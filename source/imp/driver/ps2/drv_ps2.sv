==> flow/design.v <==
module drv_ps2 (
    i_drv_clk,
    i_drv_dat,
    i_clk,
    i_rst,
    o_dat,
    o_emp,
    o_err
    );
    input           i_drv_clk;
    input           i_drv_dat;
    input           i_clk;
    input           i_rst;
    output [7:0]    o_dat;
    output          o_emp;
    output          o_err;
    wire w_clk_negedge;
    detector clk_dtctr (
        .i_clk      (i_clk),
        .i_rst      (i_rst),
        .i_in       (i_drv_clk),
        .o_posedge  (),
        .o_negedge  (w_clk_negedge),
        .o_edge     ()
    );
    logic [10:0] l_dat;
    logic [4:0] l_cnt;
    always_ff @ (posedge i_clk) begin
        l_dat <=    (i_rst) ? 'd0 :
                    (w_clk_negedge) ? {i_drv_dat, l_dat[10:1]} :
                    l_dat;
        l_cnt <=    (i_rst) ? 'd0 :
                    (l_cnt == 5'd11) ? 'd0 :
                    (w_clk_negedge) ? l_cnt + 'd1 :
                    l_cnt;
    end
    assign o_dat = {l_dat[8:1]};
    assign o_emp = (l_cnt == 5'd11) ? 'b0 : ~l_err;
    assign o_err = '0;
endmodule
`timescale 1ns / 1ps
module detector (
    i_clk,
    i_rst,
    i_in,
    o_posedge,
    o_negedge,
    o_edge
    );
    input       i_clk;           
    input       i_rst;           
    input       i_in;            
    output      o_posedge;       
    output      o_negedge;       
    output      o_edge;          
    logic [1:0] l_pattern = 'd0;
    always_ff @ (posedge i_clk) begin
        if (i_rst) begin
            l_pattern <= 'd0;
        end
        else begin
            l_pattern <= {l_pattern[0], i_in};
        end
    end
    assign o_posedge = (~ l_pattern[1]) & (  l_pattern[0]);
    assign o_negedge = (  l_pattern[1]) & (~ l_pattern[0]);
	assign o_edge    = (  l_pattern[1]) ^ (  l_pattern[0]);
endmodule
### Step by step through the tools: drv_ps2

What the tools print for drv_ps2, step after step.
Line numbers count from 1 in the design file above.
Operators: Yosys type, input widths -> output width; for muxes data width and select width s.
A cell with - has no value.

* top: drv_ps2
* clock port: i_clk
* standard-cell library: sky130hd
* library corner: tt_025C_1v80

### Word-level counts

Yosys after proc, flatten, opt, wreduce and memory -nomap, before mapping. Enables and synchronous resets that opt folds into registers are not counted as muxes. Memory bits, and registers merged into a memory's read port (data or address), are not among the register bits. Print and check cells are not counted. Equal cells are merged and count once.

* input bits: 4
* word-level cells: 10
* memory bits (read-only): 0
* RAM bits: 0
* bits in latches: 0
* clocked read ports x word width: 0
* memories: 0
* output and inout port bits: 10
* flip-flop bits (word level): 18

* reductions and logical operators: 1
* shift-type cells: 0
* equality and inequality tests: 1
* order comparisons: 0
* bitwise gates (word level): 3
* multiply operators: 0
* div/mod/pow operators: 0
* muxes and demuxes: 1
* add/sub/neg operators: 1

Operator list (count)
* $add 5x1->5 const B: 1
* $eq 5x4->1 const B: 1
* $not 1->1: 2
* $reduce_or 2->1: 1
* $and 1x1->1: 1
* $mux 1: 1

### Logic depth

Yosys ltp: most cells in a row. Word level: on the elaborated netlist, between registers, memories and ports. Mapped: between sequential cells and ports; inverters and the memories' decode and read muxes count.

* depth in word-level cells: 2
* ABC_AREA: 0
* depth in mapped cells: 3
* depth with buffers taken out: 2

### After synthesis

Source: synth_stat.txt of the flow (Yosys; design flattened, memories mapped). It holds for the ABC_AREA given above (unset counts as 0); a run with the other value may have another netlist.
Totals and module areas in this step are rounded.

* flip-flop cells: 12
* synthesis area: 540.5 um^2
* buffer cells: 12
* sequential part of the area: 240.2 um^2
* cells in the netlist: 50

Cells by type
* sky130_fd_sc_hd__dfxtp_1: count 12, area in all 240.23 um^2
* sky130_fd_sc_hd__mux2i_1: count 9, area in all 90.086 um^2
* sky130_fd_sc_hd__buf_4: count 10, area in all 75.072 um^2
* sky130_fd_sc_hd__nand2b_1: count 10, area in all 62.56 um^2
* sky130_fd_sc_hd__nand2b_4: count 1, area in all 13.763 um^2
* sky130_fd_sc_hd__nor2b_1: count 2, area in all 12.512 um^2
* sky130_fd_sc_hd__buf_6: count 1, area in all 11.261 um^2
* sky130_fd_sc_hd__nand4bb_1: count 1, area in all 11.261 um^2
* sky130_fd_sc_hd__and2b_4: count 1, area in all 10.01 um^2
* sky130_fd_sc_hd__buf_2: count 1, area in all 5.005 um^2
* sky130_fd_sc_hd__o21ai_1: count 1, area in all 5.005 um^2
* sky130_fd_sc_hd__conb_1: count 1, area in all 3.754 um^2

By module: a second synthesis without flattening, with its own total; a netlist apart from the flattened one above.

* cell total of the unflattened synthesis: 52
* area (unflattened synthesis): 523.0 um^2

Rows give one instance, submodules left out.

By module
* drv_ps2: seq. area 200.2 um^2, area 431.7 um^2, times used 1, cells 43
* detector: seq. area 40.0 um^2, area 91.3 um^2, times used 1, cells 9

### Timing after synthesis

Source: OpenSTA report_checks on the synthesized netlist (no wires, ideal clock, input and output delay 20% of the period each), path of least setup slack; recovery checks are left aside. Register names are those of the netlist, which keeps one name where synthesis merged equal registers.

* kind: input to register
* from: input i_rst
* to: register l_dat[6]
* period: 1.86 ns
* arrival: 0.755 ns
* data required time: 1.788 ns
* path buffers: 1
* library setup time: 0.072 ns
* driving pins on the path: 3
* path slack: 1.033 ns
* launch time at the first pin: 0.372 ns
* delay of the path: 0.455 ns
* input delay: 0.372 ns
* synthesis period reached: 0.827 ns

"delay of the path" = arrival - input delay + setup time.
"driving pins on the path": output pins that drive a net of the path, with the launching flip-flop's if there is one; two outputs of one cell count as two.
"synthesis period reached" is the clock period less the worst setup slack; recovery checks do not enter. This is arithmetic on one report: input and output delays are still those of the set period (20% each).

* cells stage by stage: sky130_fd_sc_hd__buf_2 > sky130_fd_sc_hd__nand2b_1 > sky130_fd_sc_hd__mux2i_1

RTL lines, path post-synthesis
* start, declared: line 13 `input           i_rst;`
* end, assigned: line 29 `l_dat <=    (i_rst) ? 'd0 :`
* end, declared: line 26 `logic [10:0] l_dat;`

No chain of elaborated cells between the ends is given.

### Path in the finished layout

Path of least setup slack in the final report of run 1 (OpenROAD, finished layout, wires in). Where an end is a register, its clock arrival counts in the times.

* kind: register to output
* from: register l_dat[6]
* to: output o_dat[5]
* path buffers: 2
* period: 1.29 ns
* path slack: 0.04 ns
* arrival: 0.99 ns
* external output delay: 0.26 ns
* launch time at the first pin: 0.27 ns
* data required time: 1.03 ns
* driving pins on the path: 3

* cells stage by stage: sky130_fd_sc_hd__dfxtp_1 > sky130_fd_sc_hd__buf_4 > sky130_fd_sc_hd__dlygate4sd2_1
* cells in the longest elaborated chain: 0
* elaborated cells on any way between the ends: 0
* source lines of those cells: 0

RTL lines, path post-layout
* start, declared: line 26 `logic [10:0] l_dat;`
* start, assigned: line 29 `l_dat <=    (i_rst) ? 'd0 :`
* end, declared: line 14 `output [7:0]    o_dat;`

Wiki page: drv_ps2 / flow data

Stored flow runs of drv_ps2 (2 of them; Yosys, OpenROAD, sky130hd). They differ in their settings and are not a sequence. Constraints: input delay and output delay 20% of the set period each, output load 0.01 pF.
"achieved period" = clock period - worst setup slack. The figure is calculated, with input and output delays left at 20% of the set period.
"critical setup path time": the worst setup path's part of the clock period (all of it between registers, 20% less for each end at a port) less its slack. A launch clock that arrives late makes it longer, a capture clock that arrives late makes it shorter.
By "power consumption" is meant OpenSTA's value without simulated activity: inputs other than the clock are taken to toggle once in ten clock periods, and the tool carries that through the logic.
The results are shown rounded.

### Run 1

==> flow/run.sh <==
#!/bin/bash
# the make line also repeats the synthesis and layout settings of config.mk as NAME=value (left out here)
make -C /OpenROAD-flow-scripts/flow DESIGN_CONFIG=/design/flow/config.mk WORK_HOME=/design/flow/orfs CLKGATE_MAP_FILE= finish
==> flow/config.mk <==
export PLATFORM = sky130hd
export DESIGN_NAME = drv_ps2
export DESIGN_NICKNAME = drv_ps2
export VERILOG_FILES = /design/flow/design.v
export SDC_FILE = /design/flow/constraint.sdc
export NUM_CORES = 4
export LEC_CHECK = 0
export CAP_MARGIN = 20
export CELL_PAD_IN_SITES_GLOBAL_PLACEMENT = 1
export CORE_MARGIN = 7
export CORE_UTILIZATION = 17
export CTS_CLUSTER_DIAMETER = 149
export GPL_ROUTABILITY_DRIVEN = 1
export GPL_TIMING_DRIVEN = 0
export PLACE_DENSITY_LB_ADDON = 0.13
export SETUP_SLACK_MARGIN = -0.02
export SLEW_MARGIN = 25
==> flow/constraint.sdc <==
create_clock -name core_clock -period 1.29 [get_ports {i_clk}]
set_input_delay 0.2580 -clock core_clock [delete_from_list [all_inputs] [get_ports {i_clk}]]
set_output_delay 0.2580 -clock core_clock [all_outputs]
set_load 0.01 [all_outputs]

Results of run 1:
- Synthesis area: 540.5 um^2
- Area of the die: 4954 um^2
- Standard-cell area after layout: 735.7 um^2
- Setup slack of the worst path: 0.041 ns
- Setup total negative slack: 0.000 ns
- Worst hold slack in the final report: 0.477 ns
- Power consumption: 0.7315 mW
- Achieved period: 1.249 ns
- Critical setup path time: 0.99 ns
- Type of the worst setup path: register to output

### Run 2

==> flow/run.sh <==
#!/bin/bash
# the make line also repeats the synthesis and layout settings of config.mk as NAME=value (left out here)
make -C /OpenROAD-flow-scripts/flow DESIGN_CONFIG=/design/flow/config.mk WORK_HOME=/design/flow/orfs CLKGATE_MAP_FILE= finish
==> flow/config.mk <==
export PLATFORM = sky130hd
export DESIGN_NAME = drv_ps2
export DESIGN_NICKNAME = drv_ps2
export VERILOG_FILES = /design/flow/design.v
export SDC_FILE = /design/flow/constraint.sdc
export NUM_CORES = 4
export LEC_CHECK = 0
export ABC_AREA = 1
export CAP_MARGIN = 20
export CELL_PAD_IN_SITES_DETAIL_PLACEMENT = 2
export CORE_MARGIN = 2
export CORE_UTILIZATION = 38
export CTS_CLUSTER_DIAMETER = 200
export GPL_ROUTABILITY_DRIVEN = 1
export GPL_TIMING_DRIVEN = 1
export PLACE_DENSITY = 0.6
export SETUP_SLACK_MARGIN = 0.23
export SLEW_MARGIN = 10
==> flow/constraint.sdc <==
create_clock -name core_clock -period 1.44 [get_ports {i_clk}]
set_input_delay 0.2880 -clock core_clock [delete_from_list [all_inputs] [get_ports {i_clk}]]
set_output_delay 0.2880 -clock core_clock [all_outputs]
set_load 0.01 [all_outputs]

Results of run 2:
- Synthesis area: 639.4 um^2
- Area of the die: 2027 um^2
- Standard-cell area after layout: 716.9 um^2
- Setup slack of the worst path: 0.231 ns
- Setup total negative slack: 0.000 ns
- Worst hold slack in the final report: 0.496 ns
- Power consumption: 0.7413 mW
- Achieved period: 1.209 ns
- Critical setup path time: 0.92 ns
- Type of the worst setup path: register to output
